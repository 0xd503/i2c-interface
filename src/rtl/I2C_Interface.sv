==> flow/design.v <==
module I2C_Master
	#(parameter	DataWidth	= 8,
				BuferSize	= 64)
	(input logic					i_CLK, i_NRESET,
	input logic						i_ENABLE,
	input logic						i_Start, i_Stop,
	input logic[6:0]				i_Address,
	input logic						i_R_NW,
	input logic[(DataWidth - 1):0]	i_WriteData,
	output logic					o_SCL,
	output logic					o_SDA);
	logic					s_SCL, s_SDA;
	logic					s_Start, s_Stop;
	logic[6:0]				s_Address;
	logic					s_R_NW;
	logic[3:0]				s_BitCounter;
	logic[7:0]				s_Address_RW;
	logic					s_StopCount;
	typedef enum logic[2:0]	{I2C_STATE_IDLE, I2C_STATE_SEND_START, I2C_STATE_SEND_ADDR, I2C_STATE_WRITE_BYTE , I2C_STATE_SEND_STOP}	stateType_I2C;
	stateType_I2C		st_CurrentState, st_NewState;
	always_ff	@(posedge i_CLK, negedge i_NRESET)
	begin
		if (~i_NRESET)
			begin
				st_CurrentState <= I2C_STATE_IDLE;
				s_BitCounter <= 4'd9;
			end
		else if (i_ENABLE)
			begin
				st_CurrentState <= st_NewState;
				if (~i_Start)					s_BitCounter <= 4'd9;
				else if (s_BitCounter == 4'd0)	s_BitCounter <= 4'd8;
				else							s_BitCounter <= s_BitCounter - 4'd1;
			end
	end
	always_comb
	begin
		case (st_CurrentState)
			I2C_STATE_IDLE:
			begin
				s_Start	= 1'b1;
				s_Stop	= 1'b0;
				s_Address	= i_Address;
				s_R_NW		= i_R_NW;
				s_SDA = 1'b1;
				st_NewState = (~i_Start)	?	I2C_STATE_SEND_START : I2C_STATE_IDLE;
			end
			I2C_STATE_SEND_START:
			begin
				s_Start	= 1'b0;
				s_Stop	= 1'b0;
				s_Address	= i_Address;
				s_R_NW		= i_R_NW;
				s_SDA = 1'b0;
				st_NewState = (i_Stop)	?	I2C_STATE_SEND_STOP : I2C_STATE_SEND_ADDR;
			end
			I2C_STATE_SEND_ADDR:
			begin
				s_Start	= 1'b1;
				s_Stop	= 1'b0;
				s_Address	= i_Address;
				s_R_NW		= i_R_NW;
				s_SDA = (s_SCL) ?	s_Address_RW[s_BitCounter - 4'd1] : (s_BitCounter == 4'd0) ?
									1'bz : s_Address_RW[s_BitCounter - 4'd1];
				st_NewState = (i_Stop)	?	I2C_STATE_SEND_STOP : (s_BitCounter != 4'd0) ?
											I2C_STATE_SEND_ADDR : (s_R_NW) ?
											 I2C_STATE_IDLE : I2C_STATE_WRITE_BYTE;
			end
			I2C_STATE_WRITE_BYTE:
			begin
				s_Start	= i_Start;
				s_Stop	= 1'b0;
				s_Address	= i_Address;
				s_R_NW		= i_R_NW;
				s_SDA = (s_SCL) ?	i_WriteData[s_BitCounter - 1] : (s_BitCounter == 4'd0) ?
									1'bz : i_WriteData[s_BitCounter - 1];
				st_NewState = (i_Stop)	?	I2C_STATE_SEND_STOP : (s_Start) ?
											I2C_STATE_WRITE_BYTE : I2C_STATE_SEND_ADDR;
			end
			I2C_STATE_SEND_STOP:
			begin
				s_Start	= i_Start;
				s_Stop	= 1'b1;
				s_Address	= i_Address;
				s_R_NW		= i_R_NW;;
				s_SDA = (s_BitCounter == 4'd7) ?	1'b1 : 1'b0;
				st_NewState = (s_BitCounter == 4'd7) ?	I2C_STATE_IDLE : I2C_STATE_SEND_STOP;
			end
			default:
			begin
				s_Start	= 1'bz;
				s_Stop	= 1'bz;
				s_Address	= 7'bz;
				s_R_NW		= 1'bz;
				s_SDA = 1'bz;
				st_NewState = I2C_STATE_IDLE;
			end
		endcase
	end
	assign s_Address_RW = {s_Address, s_R_NW};
	assign s_SCL = i_CLK;
	assign o_SCL = (~i_ENABLE | ((st_CurrentState == I2C_STATE_IDLE) | (s_Stop == 1'b1))) ?	1'b1 : s_SCL;
	assign o_SDA = (i_ENABLE) ?	s_SDA : 1'b1;
endmodule
Reports on I2C_Master --
What the tools print for I2C_Master, step after step. Lines are those of the file above, counted from 1. Operators carry their Yosys type and port widths (W data, S select, Z words). A cell with - has no value.
Set-up: top I2C_Master, clock i_CLK, cell library sky130hd, library corner tt_025C_1v80

Word-level counts --
Counts by Yosys on the flattened word-level netlist (proc, flatten, opt, wreduce; memories kept). Register bits leave out memories and registers merged into their read ports (data or address); mux counts leave out enables and synchronous resets folded into registers. Print and check cells are left out.
Bit counts: latch bits 0, word width x clocked read ports 0, memory bits (writable) 0, word-level cells 41, register bits 7, output and inout bits 2, memory cells 0, input bits 21, ROM bits 0
Operators by class: div/mod/pow operators 0, bitwise gates (word level) 3, magnitude comparators 0, reductions and logical operators 5, multiply operators 0, mux-type cells 22, equal/unequal tests 5, add/subtract/negate cells 2, shift-type cells 2
Operator list (count):
- $pmux W3 S5 | 1
- $mux W3 | 4
- $mux W1 | 10
- $shiftx A8 B4 Y1 | 1
- $shiftx A8 B5 Y1 | 1
- $mux W4 | 2
- $mux W7 | 1
- $eq A3 B2 Y1 const B | 2
- $sub A4 B1 Y5 const B | 1
- $reduce_or A5 Y1 | 1
- $pmux W1 S5 | 1
- $sub A4 B1 Y4 const B | 1
- $eq A4 B3 Y1 const B | 1
- $logic_not A4 Y1 | 1
- $reduce_bool A4 Y1 | 1
- $reduce_or A4 Y1 | 1
- $mux W2 | 2
- $eq A3 B1 Y1 const B | 1
- $eq A3 B3 Y1 const B | 1
- $logic_not A3 Y1 | 1
- $or A1 B1 Y1 | 2
- $pmux W1 S2 | 1
- $not A1 Y1 | 1

Longest topological paths --
Depth = most cells in a row (Yosys ltp): at word level without a register or memory, in the mapped netlist without a sequential cell, where the memories' decode and read muxes count.
Depth: depth in word-level cells 8, ABC_AREA 0, depth in mapped cells 7, depth with buffers taken out 6

Mapped cells and area --
Yosys stat after the flow's synthesis: flattened, memories mapped to cells. It holds for the ABC_AREA given above (unset counts as 0); a run with the other value may have another netlist. Totals and module areas in this step are rounded.
Synthesis totals: flip-flops 9, synthesis area 0.000664 mm^2, mapped cells 65, buffers 3, area of sequential cells 0.000229 mm^2
Cells by type:
- sky130_fd_sc_hd__dfrtp_1 | count 6, area in all 150.144 um^2
- sky130_fd_sc_hd__mux4_1 | count 4, area in all 105.101 um^2
- sky130_fd_sc_hd__dfstp_2 | count 3, area in all 78.826 um^2
- sky130_fd_sc_hd__o21ai_0 | count 7, area in all 35.034 um^2
- sky130_fd_sc_hd__nand2_1 | count 7, area in all 26.275 um^2
- sky130_fd_sc_hd__ha_1 | count 2, area in all 25.024 um^2
- sky130_fd_sc_hd__inv_1 | count 6, area in all 22.522 um^2
- sky130_fd_sc_hd__o31ai_1 | count 3, area in all 22.522 um^2
- sky130_fd_sc_hd__a221oi_2 | count 1, area in all 15.014 um^2
- sky130_fd_sc_hd__nand3_1 | count 3, area in all 15.014 um^2
- sky130_fd_sc_hd__buf_6 | count 1, area in all 11.261 um^2
- sky130_fd_sc_hd__mux2_2 | count 1, area in all 11.261 um^2
- sky130_fd_sc_hd__nor2_1 | count 3, area in all 11.261 um^2
- sky130_fd_sc_hd__a21oi_1 | count 2, area in all 10.01 um^2
- sky130_fd_sc_hd__a32o_1 | count 1, area in all 10.01 um^2
- sky130_fd_sc_hd__mux2i_1 | count 1, area in all 10.01 um^2
- sky130_fd_sc_hd__a22o_1 | count 1, area in all 8.758 um^2
- sky130_fd_sc_hd__a2bb2oi_1 | count 1, area in all 8.758 um^2
Not listed: further types 11, cells in them 12.

==> results <==
2 stored runs of I2C_Master in the flow (synthesis by Yosys, layout by OpenROAD, sky130hd cells), in arbitrary order. Constraints: input delay and output delay 20% of the set period each, output load 0.01 pF.
"period reached" is the run's clock period less its worst setup slack. It is reckoned from that one timing run; input and output delays stay at 20% of the period that was set.
"time used up by the worst setup path" is the time allowed to the run's worst setup path (the clock period less input and output delay, where it has them) less its slack. Clock arrival times count: a late capture clock shortens it, a late launch clock lengthens it.
"total design power": no workload was simulated; the value follows from the tool's default switching activity.
"time used up by the worst setup path" is known to 10 ps.
Results are given in rounded form.

[flow run 1] flow files
==> flow/run.sh <==
#!/bin/bash
# the make line also repeats the synthesis and layout settings of config.mk as NAME=value (left out here)
make -C /OpenROAD-flow-scripts/flow DESIGN_CONFIG=/design/flow/config.mk WORK_HOME=/design/flow/orfs CLKGATE_MAP_FILE= finish
==> flow/config.mk <==
export PLATFORM = sky130hd
export DESIGN_NAME = I2C_Master
export DESIGN_NICKNAME = I2C_Master
export VERILOG_FILES = /design/flow/design.v
export SDC_FILE = /design/flow/constraint.sdc
export NUM_CORES = 4
export LEC_CHECK = 0
export ABC_AREA = 0
export CAP_MARGIN = 20
export CELL_PAD_IN_SITES_GLOBAL_PLACEMENT = 2
export CORE_ASPECT_RATIO = 0.66
export CORE_MARGIN = 5
export CORE_UTILIZATION = 28
export CTS_CLUSTER_DIAMETER = 311
export MIN_ROUTING_LAYER = met2
export PLACE_DENSITY_LB_ADDON = 0.2
export SLEW_MARGIN = 20
export TNS_END_PERCENT = 15
==> flow/constraint.sdc <==
create_clock -name core_clock -period 2.46 [get_ports {i_CLK}]
set_input_delay 0.4920 -clock core_clock [delete_from_list [all_inputs] [get_ports {i_CLK}]]
set_output_delay 0.4920 -clock core_clock [all_outputs]
set_load 0.01 [all_outputs]

[flow run 1] result: synthesized cell area 0.000664 mm^2; area inside the die boundary 0.00347 mm^2; standard-cell area after layout 0.00107 mm^2; utilization in the final report 47.0 %; worst setup slack after layout -387 ps; final setup TNS -437 ps; total design power 662 µW; period reached 2847 ps; time used up by the worst setup path 2360 ps; critical path type reg2out

[flow run 2] flow files
==> flow/run.sh <==
#!/bin/bash
# the make line also repeats the synthesis and layout settings of config.mk as NAME=value (left out here)
make -C /OpenROAD-flow-scripts/flow DESIGN_CONFIG=/design/flow/config.mk WORK_HOME=/design/flow/orfs CLKGATE_MAP_FILE= finish
==> flow/config.mk <==
export PLATFORM = sky130hd
export DESIGN_NAME = I2C_Master
export DESIGN_NICKNAME = I2C_Master
export VERILOG_FILES = /design/flow/design.v
export SDC_FILE = /design/flow/constraint.sdc
export NUM_CORES = 4
export LEC_CHECK = 0
export ABC_AREA = 0
export CAP_MARGIN = 35
export CELL_PAD_IN_SITES_DETAIL_PLACEMENT = 1
export CORE_ASPECT_RATIO = 0.59
export CORE_MARGIN = 2
export CORE_UTILIZATION = 18
export PLACE_DENSITY = 0.53
export SETUP_SLACK_MARGIN = 0.3
export SLEW_MARGIN = 30
==> flow/constraint.sdc <==
create_clock -name core_clock -period 4.96 [get_ports {i_CLK}]
set_input_delay 0.9920 -clock core_clock [delete_from_list [all_inputs] [get_ports {i_CLK}]]
set_output_delay 0.9920 -clock core_clock [all_outputs]
set_load 0.01 [all_outputs]

[flow run 2] result: synthesized cell area 0.000664 mm^2; area inside the die boundary 0.00421 mm^2; standard-cell area after layout 0.00101 mm^2; utilization in the final report 29.5 %; worst setup slack after layout 371 ps; final setup TNS 0 ps; total design power 334 µW
